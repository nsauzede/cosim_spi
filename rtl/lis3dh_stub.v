==> flow/design.v <==
`timescale 1ns / 1ps
module lis3dh_stub (
    input               clk,                     
    input [15:0]        out_x_resp,
    output              out_x_l_flag,
    input               csn,                     
    input               sck,                     
    inout               mosi,                    
    output              miso                     
);
    localparam PROFILE = "__ __";
    localparam
        IDLE = 0,
        RECEIVING = 1,
        PROCESSING = 2,
        RESPONDING = 3;
    reg [1:0] state = IDLE;
    reg [7:0] shift_reg = 8'b0;    
    reg [7:0] response = 8'b0;     
    wire [15:0] out_x_resp_ = out_x_resp;
    reg [3:0] bit_count = 4'b0;    
    reg sck_d;           
    reg csn_d;           
    reg misoff = 1'b1;
    reg out_x_l_flagff = 1'b0;
    reg rd = 1'b0;
    reg oe = 1'b0;
    reg spi3w_flag = 1'b0;       
    reg spi3w = 1'b0;            
    assign miso = state == IDLE ? 1'bz : misoff;
    assign out_x_l_flag = ~csn ? out_x_l_flagff : 1'b0;
    always @(posedge clk) begin
        sck_d <= sck;
        csn_d <= csn;
        case (state)
            IDLE: begin
                bit_count <= 0;
                shift_reg <= 8'b0;
                oe <= 0;
                rd <= 0;
                misoff <= 1'b1;
                out_x_l_flagff <= 1'b0;
                if (!csn & !sck) begin
                    rd <= bit_count == 4'b0 ? mosi : rd;
                    state <= RECEIVING;
                end
            end
            RECEIVING: begin
                if (sck && !sck_d) begin  
                    shift_reg <= {shift_reg[6:0], mosi};
                    bit_count <= bit_count + 1;
                    if (bit_count == 7) begin
                        state <= PROCESSING;
                    end
                end
            end
            PROCESSING: begin
                if (shift_reg[5:0] == 6'h0F) begin  
                    response <= 8'h33;  
                end else if (shift_reg[5:0] == 6'h28) begin  
                    response <= out_x_resp_[7:0];
                    out_x_l_flagff <= 1'b1;
                end else begin
                    response <= 8'h00;  
                end
                state <= RESPONDING;
                bit_count <= 0;
            end
            RESPONDING: begin
                if (csn) begin
                    state <= IDLE;
                    if (out_x_l_flagff) begin
                    end
                    out_x_l_flagff <= 1'b0;
                end else if (!sck && sck_d) begin  
                    misoff <= response[7];
                    response <= {response[6:0], 1'b0};
                    bit_count <= bit_count + 1;
                    if (bit_count == 7) begin
                        if (out_x_l_flag) begin
                            response <= out_x_resp_[15:8];
                        end else begin
                            response <= 8'h00;  
                        end
                    end
                end
            end
        endcase
    end
endmodule
# Step by step through the tools: lis3dh_stub
# What the tools print for lis3dh_stub, step after step.
# Lines are those of the file above, counted from 1.
# Operators carry their Yosys type and port widths (W data, S select, Z words).
# Cell names lack the library's common part.
# The mark - stands for no value.
# setup
design,lis3dh_stub
clk_port,clk
cell_library,sky130hd
lib_corner,tt_025C_1v80

# Word level
# Source: Yosys, flattened and elaborated, memories not mapped. Widths are those after wreduce. Registers that Yosys merges into a memory's read port (data or address) are not register bits. Print and check cells do not count. Equal cells are merged and count once.
# word_totals
in_bits,19
word_cells,68
ff_bits,23
# classes
logic,1
n_mux,26
add_sub_neg,1
reduce_logical,19
n_eq,14
# ops
cell,count
$mux W8,6
$ne A2 B2 Y1 const B,8
$pmux W8 S2,1
$pmux W6 S2,1
$pmux W4 S3,1
$mux W4,3
$reduce_and A3 Y1,3
$pmux W2 S4,1
$mux W2,4
$reduce_bool A2 Y1,3
$reduce_bool A3 Y1,2
$eq A6 B4 Y1 const B,1
$eq A6 B6 Y1 const B,1
$mux W6,1
$mux W1,6
$reduce_and A5 Y1,1
$eq A2 B2 Y1 const B,2
$add A4 B1 Y4 const B,1
$eq A4 B3 Y1 const B,1
$reduce_and A4 Y1,1
$reduce_bool A4 Y1,1
$logic_not A1 Y1,3
$pmux W1 S3,1
$logic_and A1 B1 Y1,2
$eq A2 B1 Y1 const B,1
$logic_not A2 Y1,1
$reduce_and A2 Y1,1
$reduce_or A2 Y1,1
# Not listed: further kinds 2, cells in them 2.

# Depth
# Longest topological path by Yosys (ltp), each cell counted once; first at word level (registers and memories cut), then after technology mapping (sequential cells cut; the memories' decode and read muxes count).
# logic_depth
depth_word,6
ABC_AREA,1
ltp_mapped,8
depth_no_buf,8

# Synthesis result
# Yosys stat after the flow's synthesis: flattened, memories mapped to cells. It holds for the ABC_AREA given above (unset counts as 0); a run with the other value may have another netlist.
# Totals and module areas in this step are rounded.
# mapped
stdcells,148
seqArea_um2,681
synth_area_um2,1310
ff_cells,23
# by_type
cell,count
edfxtp_1,22
nand2_1,35
inv_1,23
nor2_1,21
ha_1,6
o211ai_1,4
a21oi_1,5
nand4_1,4
o21ai_0,5
nor2_4,2
dfxtp_1,1
nand3_1,3
nand3b_1,2
nand2_2,2
nor2_2,2
nand2_4,1
nand3_2,1
a21oi_2,1
# Not listed: further types 7, cells in them 8.

# Worst setup path after synthesis
# OpenSTA on the mapped netlist: ideal clock, no wires. The path of least setup slack (recovery checks aside). Input and output delay are each 20% of the period. Register names are those of the netlist, which keeps one name where synthesis merged equal registers.
# synth_timing
path_type,register -> register
from,register state[0]
to,register shift_reg[0]
stages,6
path_buffers,1
setup_slack_ps,1930
delay_ps,1600
launch_ps,0
required_ps,3167
arrival_time_ps,1237
clock_period_ps,3530
setup_ps,363
period_less_setup_slack_ps,1600
# "delay_ps" is the arrival time less input delay plus setup time.
# "stages": output pins that drive a net of the path, with the launching flip-flop's if there is one; two outputs of one cell count as two.
# "period_less_setup_slack_ps" = period - worst setup slack (recovery checks aside). The figure is calculated, with input and output delays left at 20% of the set period.
# Between the ends stands the longest chain of elaborated cells between them, by number of cells; it is not shown to be the way that was timed. Of several equally long chains one is given.
# A line is the first line of the expression or statement that the cell stems from. Yosys adds cells for indexed reads and writes and turns some case tables into memories.
# A register here has more assigning lines than the two given.
# The path ends at the enable pin of a flip-flop; only ways to that pin are counted.
# synth_between
path_cell_list,edfxtp_1 ha_1 buf_2 inv_1 a21oi_2 a21oi_1
elab_chain_cells,3
cells_between,5
# synth_lines
item,line,source
from (decl),17,reg [1:0] state = IDLE;
from (assign),45,state <= RECEIVING;
from (assign),53,state <= PROCESSING;
$eq A2 B1 Y1,35,case (state)
$reduce_bool A2 Y1,-,
$reduce_and A2 Y1,-,
to (assign),38,shift_reg <= 8'b0;
to (assign),50,"shift_reg <= {shift_reg[6:0], mosi};"
to (decl),18,reg [7:0] shift_reg = 8'b0;

# 2 stored runs of lis3dh_stub in the flow (synthesis by Yosys, layout by OpenROAD, sky130hd cells), in arbitrary order. Constraints: input delay and output delay 20% of the set period each, output load 0.01 pF.
# Among the settings, n/a means not set for that run.
run,period_ns,CORE_UTILIZATION,CORE_ASPECT_RATIO,CORE_MARGIN,ABC_AREA,GPL_TIMING_DRIVEN,GPL_ROUTABILITY_DRIVEN,MAX_ROUTING_LAYER,CAP_MARGIN,SLEW_MARGIN,SETUP_SLACK_MARGIN,PLACE_DENSITY_LB_ADDON,CELL_PAD_IN_SITES_DETAIL_PLACEMENT
run 1,2.2,41,1.2,3,1,1,1,met4,20,20,n/a,n/a,n/a
run 2,3.82,44,0.89,2,0,n/a,1,n/a,20,20,-0.14,0.04,1
# Run 1: unfinished; error RSZ-0074 in routing
# Run 2: unfinished; error RSZ-0074 in routing
