==> flow/design.v <==
module dutcosim #(parameter integer SPI_DIV_COEF = 0) (
    input rx,
    output tx,
    input spi_miso,
    output spi_mosi,
    output spi_csn,
    output spi_sck,
    output [7:0] leds,
    input reset,
    input clk
);
    wire [31:0] spi_mosi_data;
    wire [31:0] spi_miso_data;
    wire [4:0] spi_nbits;
    wire spi_request;
    wire spi_ready;
    assign tx = 1;
    sequencer sequencer1 (
        .clk_in(clk),
        .nrst(~reset),
        .spi_mosi_data(spi_mosi_data),
        .spi_miso_data(spi_miso_data),
        .spi_nbits(spi_nbits),
        .spi_request(spi_request),
        .spi_ready(spi_ready),
        .led_out(leds)
    );
    spi_master #(.DIV_COEF(SPI_DIV_COEF)) spi_master1 (
        .clk_in(clk),
        .nrst(~reset),
        .spi_sck(spi_sck),
        .spi_mosi(spi_mosi),
        .spi_miso(spi_miso),
        .spi_csn(spi_csn),
        .mosi_data(spi_mosi_data),
        .miso_data(spi_miso_data),
        .nbits(spi_nbits),
        .request(spi_request),
        .ready(spi_ready)
    );
endmodule
`timescale 1ns / 1ps
module sequencer (
    input wire clk_in,
    input wire nrst,
    output reg [31:0] spi_mosi_data,
    input wire [31:0] spi_miso_data,
    output reg [4:0] spi_nbits,
    output spi_request,
    input  spi_ready,
    output reg [7:0] led_out
);
    localparam
        STATE_Whoami = 4'd0,
        STATE_Whoami_Wait = 4'd1,
        STATE_Init = 4'd2,
        STATE_Init_Wait = 4'd3,
        STATE_Init1 = 4'd4,
        STATE_Init1_Wait = 4'd5,
        STATE_Init2 = 4'd6,
        STATE_Init2_Wait = 4'd7,
        STATE_Read = 4'd8,
        STATE_Read_Wait = 4'd9,
        STATE_LEDout = 4'd10,
        STATE_Halt = 4'd15;
    reg [3:0] state;
    reg spi_requestff = 1'b0;
    assign spi_request = spi_requestff;
    localparam
        DEBUG_0 = 8'hff,
        DEBUG_1 = 8'hfe,
        DEBUG_2 = 8'hfd,
        DEBUG_3 = 8'hfb,
        DEBUG_4 = 8'hf7;
    localparam expected_who_am_i = 8'h33;
    localparam expected_HIZ = 8'hff;
    reg signed [7:0] saved_acc;
    always @(posedge clk_in or negedge nrst) begin
        if (nrst == 1'b0) begin
            led_out <= DEBUG_0;
            state <= STATE_Whoami;
            spi_mosi_data <= 32'b0;
            spi_nbits <= 5'b0;
            spi_requestff <= 1'b0;
            saved_acc <= 8'b0;
        end else begin
            case (state)
                STATE_Whoami: begin
                    led_out <= DEBUG_1;
                    if (~spi_ready) begin
                        state <= STATE_Whoami_Wait;
                    end
                    spi_requestff <= 1'b1;
                    spi_nbits <= 5'd15;
                    spi_mosi_data <= 31'b10001111_00000000;
                end
                STATE_Whoami_Wait: begin
                    if (spi_ready) begin
                        if (spi_miso_data[7:0] != expected_who_am_i) begin
                            state <= STATE_Halt;
                        end else begin
                            state <= STATE_Init;
                        end
                    end
                    spi_requestff <= 1'b0;
                end
                STATE_Init: begin
                    led_out <= DEBUG_2;
                    if (~spi_ready) begin
                        state <= STATE_Init_Wait;
                    end
                    spi_requestff <= 1'b1;
                    spi_nbits <= 5'd15;
                    spi_mosi_data <= 31'b00100000_01110111;
                end
                STATE_Init_Wait: begin
                    if (spi_ready) begin
                        if (spi_miso_data[7:0] != expected_HIZ) begin
                            state <= STATE_Halt;
                        end else begin
                            state <= STATE_Init1;
                        end
                    end
                    spi_requestff <= 1'b0;
                end
                STATE_Init1: begin
                    led_out <= DEBUG_3;
                    if (~spi_ready) begin
                        state <= STATE_Init1_Wait;
                    end
                    spi_requestff <= 1'b1;
                    spi_nbits <= 5'd15;
                    spi_mosi_data <= 31'b00011111_11000000;
                end
                STATE_Init1_Wait: begin
                    if (spi_ready) begin
                        if (spi_miso_data[7:0] != expected_HIZ) begin
                            state <= STATE_Halt;
                        end else begin
                            state <= STATE_Init2;
                        end
                    end
                    spi_requestff <= 1'b0;
                end
                STATE_Init2: begin
                    led_out <= DEBUG_4;
                    if (~spi_ready) begin
                        state <= STATE_Init2_Wait;
                    end
                    spi_requestff <= 1'b1;
                    spi_nbits <= 5'd15;
                    spi_mosi_data <= 31'b00100011_10001000;
                end
                STATE_Init2_Wait: begin
                    if (spi_ready) begin
                        if (spi_miso_data[7:0] != expected_HIZ) begin
                            state <= STATE_Halt;
                        end else begin
                            state <= STATE_Read;
                        end
                    end
                    spi_requestff <= 1'b0;
                end
                STATE_Read: begin
                    if (~spi_ready) begin
                        state <= STATE_Read_Wait;
                    end
                    spi_requestff <= 1'b1;
                    spi_nbits <= 5'd23;
                    spi_mosi_data <= 31'b11101000_00000000_00000000; 
                end
                STATE_Read_Wait: begin
                    if (spi_ready) begin
                        state <= STATE_LEDout;
                        saved_acc <= spi_miso_data[15:8];
                    end
                    spi_requestff <= 1'b0;
                end
                STATE_LEDout: begin
                    state <= STATE_Read;
                    led_out <= 1 << ((saved_acc + 8'Sb1000_0000) >> 5);
                end
                STATE_Halt: begin
                end
            endcase
        end
    end
endmodule
`timescale 1ns / 1ps
module spi_master #( parameter integer DIV_COEF = 0 ) (
    input               clk_in,          
    input               nrst,            
    input               request,         
    input   [4:0]       nbits,           
    input  [31:0]       mosi_data,       
    output [31:0]       miso_data,       
    output              ready,           
    output              spi_csn,         
    output              spi_sck,         
    inout               spi_mosi,        
    input               spi_miso         
);
    localparam PROFILE = "__ __";
    localparam
        STATE_Idle = 0,
        STATE_Run = 1,
        STATE_High = 2,
        STATE_Low = 3,
        STATE_Finish = 4,
        STATE_End = 5,
        STATE_Config = 6;
    reg [2:0] state = STATE_Idle;
    reg csnff = 1;
    reg sckff = 1;
    reg mosiff = 1;
    reg readyff = 0;
    reg [31:0] mosi_reg = 0;
    reg [31:0] miso_reg = 0;
    reg [4:0] nbits_reg = 0;
    reg [4:0] bit_counter = 0;
    reg oe = 1'b0;
    reg rd = 1'b0;
    reg rd_tri = 0;              
    reg spi3w = 0;               
    assign spi_mosi = oe ? mosiff : 1'bz;
    assign ready = readyff;
    assign miso_data = miso_reg;
    assign spi_csn = oe ? csnff : 1'bz;
    assign spi_sck = oe ? sckff : 1'bz;
    localparam div_coef_ = (DIV_COEF == 0) ? 16'd10000 : DIV_COEF - 1;
    reg divider_out = 0;
    reg [15:0] divider = 0;
    reg [15:0] div_coef = div_coef_;
    reg configure = 0;
    always @(posedge clk_in) begin
        if (!nrst || configure) begin
            divider <= 0;
            divider_out <= 0;
            if (nrst && configure) begin
                div_coef <= (nbits == 5'd0) && (mosi_data[31] && mosi_data[23]) ? mosi_data[15:0] : div_coef;
            end
        end else begin
            if (divider <= div_coef) begin
                divider <= divider + 16'd1;
                divider_out <= 0;
            end else begin
                divider <= 0;
                divider_out <= 1;
            end
        end
    end
    always @(posedge clk_in) begin
        if (!nrst) begin
            oe <= 0;
            rd <= 0;
            csnff <= 1;
            sckff <= 1;
            mosiff <= 1;
            readyff <= 0;
            mosi_reg <= 0;
            miso_reg <= 0;
            nbits_reg <= 0;
            bit_counter <= 0;
            state <= STATE_Idle;
        end else begin
            case (state)
                STATE_Idle: begin
                    configure <= 0;
                    csnff <= 1;
                    sckff <= 1;
                    mosiff <= 1;
                    if (request) begin
                        if (nbits == 5'd0) begin
                            configure <= 1;      
                        end else begin
                            oe <= 1;
                            mosi_reg <= mosi_data;
                            nbits_reg <= nbits;
                            bit_counter <= nbits;
                            csnff <= 0;
                            readyff <= 0;
                            state <= STATE_Run;
                        end
                    end
                end
                STATE_Run: begin
                    if (nbits_reg == 5'd31) begin
                        rd <= mosi_reg[31];
                        state <= STATE_High;
                    end else begin
                        mosi_reg <= mosi_reg << 1;
                        nbits_reg <= nbits_reg + 5'd1;
                    end
                end
                STATE_High: if (divider_out) begin
                    sckff <= 0;
                    mosiff <= mosi_reg[31];
                    state <= STATE_Low;
                end
                STATE_Low: if (divider_out) begin
                    sckff <= 1;
                    miso_reg <= {miso_reg[30:0], spi_miso};
                    if (bit_counter == 5'd0) begin
                        state <= STATE_Finish;
                    end else begin
                        bit_counter <= bit_counter - 5'd1;
                        mosi_reg <= mosi_reg << 1;
                        state <= STATE_High;
                    end
                end
                STATE_Finish: if (divider_out) begin
                    csnff <= 1;
                    state <= STATE_End;
                end
                STATE_End: if (divider_out) begin
                    readyff <= 1;
                    rd <= 0;
                    oe <= 0;
                    state <= STATE_Idle;
                end
            endcase
        end
    end
endmodule
; Step by step through the tools: dutcosim
; What the tools print for dutcosim, step after step.
; Line numbers count from 1 in the design file above.
; Operators carry their Yosys type and port widths (W data, S select, Z words).
; Cell names lack the library's common part.
; A cell with -- has no value.
[inputs]
top = dutcosim
clock_port = clk
library = sky130hd
lib_corner = tt_025C_1v80

; Elaborated design
; Source: Yosys, flattened and elaborated, memories not mapped. Widths are those after wreduce. Registers that Yosys merges into a memory's read port (data or address) are not register bits. Print and check cells do not count.
[op_classes]
equal = 37
n_addsub = 4
bitwise = 2
mux = 59
n_reduce_logical = 38
compare = 1
shift = 1
[op_table]
columns = operator, count
row1 = $pmux W32 S5, 1
row2 = $mux W32, 5
row3 = $pmux W32 S3, 1
row4 = $mux W4, 13
row5 = $pmux W4 S11, 1
row6 = $pmux W8 S5, 1
row7 = $pmux W5 S2, 3
row8 = $mux W3, 9
row9 = $mux W5, 5
row10 = $ne A2 B1 Y1 const B, 10
row11 = $ne A2 B2 Y1 const B, 9
row12 = $pmux W3 S6, 1
row13 = $add A16 B1 Y16 const B, 1
row14 = $le A16 B16 Y1, 1
row15 = $eq A4 B3 Y1 const B, 4
row16 = $reduce_bool A2 Y1, 7
row17 = $mux W1, 13
row18 = $eq A4 B4 Y1 const B, 3
row19 = $reduce_and A11 Y1, 1
row20 = $reduce_bool A11 Y1, 1
row21 = $reduce_and A2 Y1, 5
row22 = $logic_not A5 Y1, 2
row23 = $reduce_bool A5 Y1, 2
row24 = $reduce_or A5 Y1, 2
row25 = $pmux W1 S2, 5
row26 = $shl A2 B3 Y8 const A, 1
row27 = $eq A4 B2 Y1 const B, 2
row28 = $reduce_and A4 Y1, 2
; Not listed: further kinds 24, cells in them 31.
[word_totals]
out_inout_bits = 12
input_bits = 4
regBits = 158

; Depth
; Depth = most cells in a row (Yosys ltp): at word level without a register or memory, in the mapped netlist without a sequential cell, where the memories' decode and read muxes count.
[logic_depth]
ltp_word = 4
ABC_AREA = 1
ltp_mapped = 12
depth_no_buf = 12

; Mapped cells and area
; Yosys stat after the flow's synthesis: flattened, memories mapped to cells. It holds for the ABC_AREA given above (unset counts as 0); a run with the other value may have another netlist.
; Totals and module areas in this step are rounded.
[mapped]
area_um2 = 5540
cells = 759
seq_area_um2 = 2580
flip_flops = 119
buffers = 31
[by_type]
columns = cell_type, count, type_area_um2
row1 = dfxtp_1, 82, 1.64E+03
row2 = nand2_1, 221, 829.546
row3 = dfrtp_1, 27, 675.648
row4 = nor2_1, 93, 349.085
row5 = nand3_1, 64, 320.307
row6 = inv_1, 80, 300.288
row7 = a21oi_1, 50, 250.24
row8 = dfstp_2, 9, 236.477
row9 = o21ai_0, 34, 170.163
row10 = nor2_8, 5, 100.096
row11 = xor2_1, 8, 70.067
row12 = ha_1, 5, 62.56
row13 = nor3_1, 11, 55.053
row14 = buf_4, 6, 45.043
row15 = clkbuf_1, 12, 45.043
row16 = nand4_1, 7, 43.792
row17 = buf_2, 8, 40.038
row18 = xnor2_1, 4, 35.034
; Other cell types: 16; their cells: 33.

; Timing after synthesis
; OpenSTA on the mapped netlist: ideal clock, no wires. The path of least setup slack (recovery checks aside). Input and output delay are each 20% of the period. Register names are those of the netlist, which keeps one name where synthesis merged equal registers.
[synth_timing]
path_kind = in2reg
startpoint = input reset
endpoint = register spi_master1.bit_counter[3]
path_stages = 5
launch_ps = 572
setup_slack_ps = 327
in_delay_ps = 572
period_ps = 2860
required_ps = 2788
setup_ps = 72
arrival_time_ps = 2461
path_delay_ps = 1961
period_less_setup_slack_ps = 2533
; "path_delay_ps" = arrival - input delay + setup time.
; "path_stages" counts driving pins, that of a launching flip-flop among them; a cell with two outputs on the path counts twice.
; "period_less_setup_slack_ps" is the clock period less the worst setup slack; recovery checks do not enter. This is arithmetic on one report: input and output delays are still those of the set period (20% each).
; At most two assigning lines are given for a register; there are more.
[synth_between]
cell_sequence = clkbuf_1 inv_1 clkbuf_1 o21ai_0 nor2_1
[synth_rtl]
columns = element, line_no
row1 = "start, declared", 9  ; input reset,
row2 = "end, assigned", 279  ; bit_counter <= nbits;
row3 = "end, assigned", 306  ; bit_counter <= bit_counter - 5'd1;
row4 = "end, declared", 220  ; reg [4:0] bit_counter = 0;
; Chain of elaborated cells between the ends: none given.

; Timing after layout
; From the final timing report of entry A: the path of least setup slack in the routed layout; clock arrival at registers is part of the times.
; The report prints the path's times to 10 ps; the period is as set.
[layout_timing]
path_kind = reg2reg
startpoint = register spi_master1.nbits_reg[0]
endpoint = register spi_master1.mosi_reg[14]
required_ps = 3440
period_ps = 3140
path_stages = 12
setup_slack_ps = 970
arrival_time_ps = 2470
launch_ps = 420
setup_ps = 130
; Between the ends stands the longest chain of elaborated cells between them, by number of cells; it is not shown to be the way that was timed. Of several equally long chains one is given.
; Each line given opens the expression or statement behind the cell; cells for indexed reads and writes are added by Yosys, which also makes memories of some case tables.
; At most two assigning lines are given for a register; there are more.
[layout_between]
cell_sequence = dfxtp_1 ha_1 nand2_1 nor2_1 ha_1 nand3_1 nand2_2 nor2_8 buf_4 nand3_1 nand2_1 nor2_1
elab_chain_len = 3
[layout_rtl]
columns = element, line_no
row1 = "start, declared", 219  ; reg [4:0] nbits_reg = 0;
row2 = "start, assigned", 278  ; nbits_reg <= nbits;
row3 = "start, assigned", 292  ; nbits_reg <= nbits_reg + 5'd1;
row4 = $eq A5 B5 Y1, 287  ; if (nbits_reg == 5'd31) begin
row5 = $mux W32, 287
row6 = $pmux W32 S3, 266  ; case (state)
row7 = "end, assigned", 277  ; mosi_reg <= mosi_data;
row8 = "end, assigned", 291  ; mosi_reg <= mosi_reg << 1;
row9 = "end, declared", 217  ; reg [31:0] mosi_reg = 0;

; Module dutcosim, platform sky130hd: 2 stored runs of the flow (Yosys, OpenROAD) with differing settings, in no particular order. Input and output delays are each 20% of the period that was set; the output load is 0.01 pF.
; "achievedPeriod_ps" = clock period - worst setup slack. The figure is calculated, with input and output delays left at 20% of the set period.
; "worstPathTime_ps": the worst setup path's part of the clock period (all of it between registers, 20% less for each end at a port) less its slack. A launch clock that arrives late makes it longer, a capture clock that arrives late makes it shorter.
; "power.total_uw" is the tool's figure for a default switching activity; nothing was simulated.
; "worstPathTime_ps" is known to 10 ps.
; Results are given in rounded form.

[entry A: settings]
period_ns = 3.14
CORE_UTILIZATION = 18
SETUP_SLACK_MARGIN = -0.17
CORE_ASPECT_RATIO = 0.59
CELL_PAD_IN_SITES_GLOBAL_PLACEMENT = 1
CELL_PAD_IN_SITES_DETAIL_PLACEMENT = 2
TNS_END_PERCENT = 90
ABC_AREA = 1
GPL_ROUTABILITY_DRIVEN = 0
CAP_MARGIN = 20
CORE_MARGIN = 2
SLEW_MARGIN = 20
[entry A: results]
post_synth_area_um2 = 5540
fin_util_frac = 0.221
die_footprint_um2 = 32200
post_route_stdcell_area_um2 = 6700
achievedPeriod_ps = 2169
power.total_uw = 3750
worst_setup_slack_ps = 971
worstPathTime_ps = 2170
worst_setup_path_type = reg2reg
tns_setup_ps = 0

[entry B: settings]
period_ns = 1.6
CORE_UTILIZATION = 36
SETUP_SLACK_MARGIN = 0.18
PLACE_DENSITY_LB_ADDON = 0.05
CORE_MARGIN = 4
TNS_END_PERCENT = 90
GPL_TIMING_DRIVEN = 1
GPL_ROUTABILITY_DRIVEN = 1
CTS_CLUSTER_DIAMETER = 338
CAP_MARGIN = 5
MAX_ROUTING_LAYER = met5
SLEW_MARGIN = 20
[entry B: results]
post_synth_area_um2 = 5180
fin_util_frac = 0.52
die_footprint_um2 = 16400
post_route_stdcell_area_um2 = 7270
tns_setup_ps = -8190
power.total_uw = 8470
worst_setup_slack_ps = -316
worstPathTime_ps = 1920
worst_setup_path_type = reg2reg
achievedPeriod_ps = 1916
